==> flow/design.v <==
module secure_voting_machine (
    input clk,
    input reset,
    input [3:0] admin_password,
    input enable_admin,
    input result_mode,
    input [3:0] voter_id,  
    input vote_a,
    input vote_b,
    input vote_c,
    output reg [7:0] count_a,
    output reg [7:0] count_b,
    output reg [7:0] count_c,
    output reg [1:0] winner,
    output reg voting_enabled,
    output reg busy,
    output reg tie_flag
);
    parameter PASSWORD = 4'b1010;
    parameter RESET_S = 3'b000,
              AUTH    = 3'b001,
              IDLE    = 3'b010,
              VOTE    = 3'b011,
              LOCK    = 3'b100,
              RESULT  = 3'b101;
    reg [2:0] state, next_state;
    reg auth_ok;
    reg [15:0] voter_status;  
    reg [1:0] vote_choice;  
    always @(posedge clk or posedge reset) begin
        if (reset)
            state <= RESET_S;
        else
            state <= next_state;
    end
    always @(*) begin
        case (state)
            RESET_S:
                next_state = AUTH;
            AUTH:
                if (enable_admin && admin_password == PASSWORD)
                    next_state = IDLE;
                else
                    next_state = AUTH;
            IDLE:
                if (result_mode)
                    next_state = RESULT;
                else if (voting_enabled && (vote_a || vote_b || vote_c) && !voter_status[voter_id])
                    next_state = VOTE;
                else
                    next_state = IDLE;
            VOTE:
                next_state = LOCK;
            LOCK:
                if (!vote_a && !vote_b && !vote_c)
                    next_state = IDLE;
                else
                    next_state = LOCK;
            RESULT:
                next_state = RESULT;
            default:
                next_state = RESET_S;
        endcase
    end
    always @(posedge clk or posedge reset) begin
        if (reset) begin
            count_a <= 0;
            count_b <= 0;
            count_c <= 0;
            voter_status <= 0;  
            voting_enabled <= 0;
            busy <= 0;
        end else begin
            case (state)
                AUTH: begin
                    if (admin_password == PASSWORD)
                        voting_enabled <= 1;
                end
                IDLE: begin
                    busy <= 0;
                    if (next_state == VOTE) begin
                        if (vote_a)
                            vote_choice <= 2'b00;
                        else if (vote_b)
                            vote_choice <= 2'b01;
                        else if (vote_c)
                            vote_choice <= 2'b10;
                    end
                end
                VOTE: begin
                    busy <= 1;
                    voter_status[voter_id] <= 1;  
                    if (vote_choice == 2'b00)
                        count_a <= count_a + 1;
                    else if (vote_choice == 2'b01)
                        count_b <= count_b + 1;
                    else if (vote_choice == 2'b10)
                        count_c <= count_c + 1;
                end
                LOCK: begin
                    busy <= 0;
                end
                RESULT: begin
                    voting_enabled <= 0;
                end
            endcase
        end
    end
    always @(*) begin
        if (state == RESULT) begin
            if (count_a >= count_b && count_a >= count_c) begin
                winner = 2'b00;  
                tie_flag = (count_a == count_b || count_a == count_c);
            end else if (count_b >= count_a && count_b >= count_c) begin
                winner = 2'b01;  
                tie_flag = (count_b == count_a || count_b == count_c);
            end else begin
                winner = 2'b10;  
                tie_flag = 0;
            end
        end else begin
            winner = 2'b11;
            tie_flag = 0;
        end
    end
endmodule
[Reports on secure_voting_machine]
The steps from the RTL of secure_voting_machine to its reports follow in flow order.
Lines are those of the file above, counted from 1.
Operators carry their Yosys type and port widths (W data, S select, Z words).
Cell names lack the library's common part.
The mark -- stands for no value.
Design
  top module: secure_voting_machine
  clock input: clk
  standard-cell library: sky130hd
  timing corner: tt_025C_1v80

[Word-level counts]
Yosys after proc, flatten, opt, wreduce and memory -nomap, before mapping. Memory bits, and registers merged into a memory's read port (data or address), are not among the register bits. Print and check cells are not counted.
Bit counts
  output and inout port bits: 29
  register bits: 47
  elaborated cells: 82
  input port bits: 15
Operators by class
  equality and inequality tests: 14
  reductions and logical operators: 27
  shift-type cells: 2
  magnitude comparators: 4
  add/sub/neg operators: 4
  multiplexer cells: 16
  bitwise gates (word level): 6
Operator list (count)
  $ge A8 B8 Y1: 4
  $eq A8 B8 Y1: 4
  $add A8 B1 Y8 const B: 3
  $pmux W3 S6: 1
  $shift A1 B5 Y16 const A: 1
  $and A16 B16 Y16: 1
  $or A16 B16 Y16: 1
  $shiftx A16 B4 Y1: 1
  $not A16 Y16: 1
  $mux W2: 5
  $eq A3 B2 Y1 const B: 3
  $reduce_and A4 Y1: 2
  $logic_and A1 B1 Y1: 7
  $eq A3 B3 Y1 const B: 2
  $mux W3: 2
  $mux W1: 6
  $neg A4 Y5: 1
  $logic_or A1 B1 Y1: 4
  $logic_not A1 Y1: 4
  $reduce_and A2 Y1: 2
  $reduce_bool A2 Y1: 2
  $reduce_or A2 Y1: 2
  $eq A4 B4 Y1 const B: 1
  $pmux W1 S2: 2
  $not A1 Y1: 3
  $eq A3 B1 Y1 const B: 1
  $logic_not A3 Y1: 1
  $reduce_and A3 Y1: 1
Other operator kinds: 5; their cells: 5.

[Longest topological paths]
Longest topological path by Yosys (ltp), each cell counted once; first at word level (registers and memories cut), then after technology mapping (sequential cells cut; the memories' decode and read muxes count).
Depth
  depth after elaboration: 9
  ABC_AREA: 0
  depth in mapped cells: 8
  mapped depth without buffers: 8

[Synthesis result]
The flow's flattened synthesis, as Yosys stat reports it; memories are mapped. The netlist is that of the ABC_AREA named above (0 if unset); the other value can give another one.
Cells by type
  dfrtp_1: count 47, total area 1.18E+03 um^2
  ha_1: count 31, total area 387.872 um^2
  xnor2_1: count 19, total area 166.41 um^2
  a21o_1: count 15, total area 112.608 um^2
  inv_1: count 28, total area 105.101 um^2
  nand3_1: count 15, total area 75.072 um^2
  nand2_1: count 17, total area 63.811 um^2
  dfxtp_1: count 3, total area 60.058 um^2
  nor2_1: count 16, total area 60.058 um^2
  xor2_1: count 6, total area 52.55 um^2
  mux2i_1: count 5, total area 50.048 um^2
  a21oi_1: count 8, total area 40.038 um^2
  nand4_1: count 6, total area 37.536 um^2
  a2111oi_2: count 2, total area 30.029 um^2
  nor3_1: count 6, total area 30.029 um^2
  and4_1: count 3, total area 26.275 um^2
  dfstp_2: count 1, total area 26.275 um^2
  o221ai_1: count 3, total area 26.275 um^2
Not listed: further types 34, cells in them 58.
Synthesis totals
  mapped cells: 289
  sequential area: 0.0012625 mm^2
  flip-flop cells: 51
  mapped area: 0.0029929 mm^2
  buffers: 3

[Timing after synthesis]
Source: OpenSTA report_checks on the synthesized netlist (no wires, ideal clock, input and output delay 20% of the period each), path of least setup slack; recovery checks are left aside. Register names are those of the netlist, which keeps one name where synthesis merged equal registers.
Timing post-synthesis
  path type: register to output
  start point: register count_c[3]
  end point: output port tie_flag
  data required time: 2.080 ns
  driving pins on the path: 9
  buffers on the path: 0
  external output delay: 0.520 ns
  period: 2.6 ns
  delay of the path: 2.010 ns
  time at the first pin: 0.000 ns
  setup slack: 0.070 ns
  arrival: 2.010 ns
  period reached after synthesis: 2.53 ns
"delay of the path" is the arrival time less input delay plus setup time.
At an output port there is no setup time.
"driving pins on the path": output pins that drive a net of the path, with the launching flip-flop's if there is one; two outputs of one cell count as two.
"period reached after synthesis" is the clock period less the worst setup slack; recovery checks do not enter. This is arithmetic on one report: input and output delays are still those of the set period (20% each).
Between the ends stands the longest chain of elaborated cells between them, by number of cells; it is not shown to be the way that was timed. Of several equally long chains one is given.
Each line given opens the expression or statement behind the cell; cells for indexed reads and writes are added by Yosys, which also makes memories of some case tables.
Between the ends, post-synthesis
  cells stage by stage: dfrtp_1 inv_1 ha_1 a21oi_1 o211ai_1 a221oi_1 nor3_1 or3_1 a21oi_1
  length of the longest elaborated chain: 5
  elaborated cells between the ends (all ways): 11
  source lines of those cells: 5
  classes of those cells: compare: 2; eq/ne: 2; mux: 3; reduce/logical: 4
RTL lines, path post-synthesis
  start, declared: line 13  | output reg [7:0] count_c,
  start, assigned: line 69  | count_c <= 0;
  start, assigned: line 98  | count_c <= count_c + 1;
  $ge A8 B8 Y1: line 114  | end else if (count_b >= count_a && count_b >= count_c) begin
  $logic_and A1 B1 Y1: line 114
  $mux W1: line 114
  $mux W1: line 111  | if (count_a >= count_b && count_a >= count_c) begin
  $mux W1: line 110  | if (state == RESULT) begin
  end, declared: line 17  | output reg tie_flag

[Timing after layout]
From the final timing report of run 1: the path of least setup slack in the routed layout; clock arrival at registers is part of the times.
Timing post-layout
  path type: register to output
  start point: register count_a[5]
  end point: output port winner[0]
  arrival: 2.55 ns
  setup slack: 0.14 ns
  data required time: 2.69 ns
  buffers on the path: 1
  external output delay: 0.67 ns
  period: 3.36 ns
  time at the first pin: 0.30 ns
  driving pins on the path: 9
Between the ends stands the longest chain of elaborated cells between them, by number of cells; it is not shown to be the way that was timed. Of several equally long chains one is given.
Between the ends, post-layout
  cells stage by stage: dfrtp_1 inv_1 ha_1 nand4_1 nor2_1 a211oi_2 or3_1 a21bo_2 dlygate4sd2_1
  length of the longest elaborated chain: 5
  elaborated cells between the ends (all ways): 8
  source lines of those cells: 3
  classes of those cells: compare: 3; mux: 3; reduce/logical: 2
RTL lines, path post-layout
  start, declared: line 11  | output reg [7:0] count_a,
  start, assigned: line 67  | count_a <= 0;
  start, assigned: line 94  | count_a <= count_a + 1;
  $ge A8 B8 Y1: line 114  | end else if (count_b >= count_a && count_b >= count_c) begin
  $logic_and A1 B1 Y1: line 114
  $mux W2: line 114
  $mux W2: line 111  | if (count_a >= count_b && count_a >= count_c) begin
  $mux W2: line 110  | if (state == RESULT) begin
  end, declared: line 14  | output reg [1:0] winner,

Add stored flow runs of secure_voting_machine

Top module secure_voting_machine; platform sky130hd; tools Yosys and OpenROAD; 2 stored runs in no particular order. Input and output delays are each 20% of the period that was set; the output load is 0.01 pF.
By "achieved clock period" is meant the clock period of the run minus its worst setup slack. This is arithmetic on one report: input and output delays are still those of the set period (20% each).
"worst setup path time" is the time allowed to the run's worst setup path (the clock period less input and output delay, where it has them) less its slack. Clock arrival times count: a late capture clock shortens it, a late launch clock lengthens it.
By "power" is meant OpenSTA's value without simulated activity: inputs other than the clock are taken to toggle once in ten clock periods, and the tool carries that through the logic.

Run 1
==> flow/run.sh <==
#!/bin/bash
# the make line also repeats the synthesis and layout settings of config.mk as NAME=value (left out here)
make -C /OpenROAD-flow-scripts/flow DESIGN_CONFIG=/design/flow/config.mk WORK_HOME=/design/flow/orfs CLKGATE_MAP_FILE= finish
==> flow/config.mk <==
export PLATFORM = sky130hd
export DESIGN_NAME = secure_voting_machine
export DESIGN_NICKNAME = secure_voting_machine
export VERILOG_FILES = /design/flow/design.v
export SDC_FILE = /design/flow/constraint.sdc
export NUM_CORES = 4
export LEC_CHECK = 0
export CAP_MARGIN = 35
export CELL_PAD_IN_SITES_DETAIL_PLACEMENT = 1
export CORE_ASPECT_RATIO = 1.03
export CORE_MARGIN = 2
export CORE_UTILIZATION = 40
export CTS_CLUSTER_DIAMETER = 49
export GPL_ROUTABILITY_DRIVEN = 1
export MAX_ROUTING_LAYER = met5
export PLACE_DENSITY_LB_ADDON = 0.22
export SLEW_MARGIN = 20
export TNS_END_PERCENT = 5
==> flow/constraint.sdc <==
create_clock -name core_clock -period 3.36 [get_ports {clk}]
set_input_delay 0.6720 -clock core_clock [delete_from_list [all_inputs] [get_ports {clk}]]
set_output_delay 0.6720 -clock core_clock [all_outputs]
set_load 0.01 [all_outputs]

==> results of run 1 <==
chip area after synthesis (Yosys): 0.0029929 mm^2
die area: 0.00819 mm^2
standard-cell area of the final layout: 0.0037048 mm^2
utilization: 50.3 %
worst setup slack after layout: 0.137 ns
total negative slack: 0.000 ns
worst hold slack: 0.469 ns
power: 1.361 mW
achieved clock period: 3.223 ns
worst setup path time: 2.55 ns
worst setup path kind: register to output

Run 2
==> flow/run.sh <==
#!/bin/bash
# the make line also repeats the synthesis and layout settings of config.mk as NAME=value (left out here)
make -C /OpenROAD-flow-scripts/flow DESIGN_CONFIG=/design/flow/config.mk WORK_HOME=/design/flow/orfs CLKGATE_MAP_FILE= finish
==> flow/config.mk <==
export PLATFORM = sky130hd
export DESIGN_NAME = secure_voting_machine
export DESIGN_NICKNAME = secure_voting_machine
export VERILOG_FILES = /design/flow/design.v
export SDC_FILE = /design/flow/constraint.sdc
export NUM_CORES = 4
export LEC_CHECK = 0
export ABC_AREA = 0
export CAP_MARGIN = 20
export CELL_PAD_IN_SITES_GLOBAL_PLACEMENT = 0
export CORE_MARGIN = 2
export CORE_UTILIZATION = 26
export PLACE_DENSITY_LB_ADDON = 0.12
export SETUP_SLACK_MARGIN = 0.35
export SLEW_MARGIN = 20
==> flow/constraint.sdc <==
create_clock -name core_clock -period 1.72 [get_ports {clk}]
set_input_delay 0.3440 -clock core_clock [delete_from_list [all_inputs] [get_ports {clk}]]
set_output_delay 0.3440 -clock core_clock [all_outputs]
set_load 0.01 [all_outputs]

==> results of run 2 <==
chip area after synthesis (Yosys): 0.0029929 mm^2
die area: 0.0123855 mm^2
standard-cell area of the final layout: 0.0054377 mm^2
utilization: 48.0 %
worst setup slack after layout: -0.961 ns
total negative slack: -2.766 ns
worst hold slack: 0.456 ns
power: 3.404 mW
achieved clock period: 2.681 ns
worst setup path time: 2.34 ns
worst setup path kind: register to output
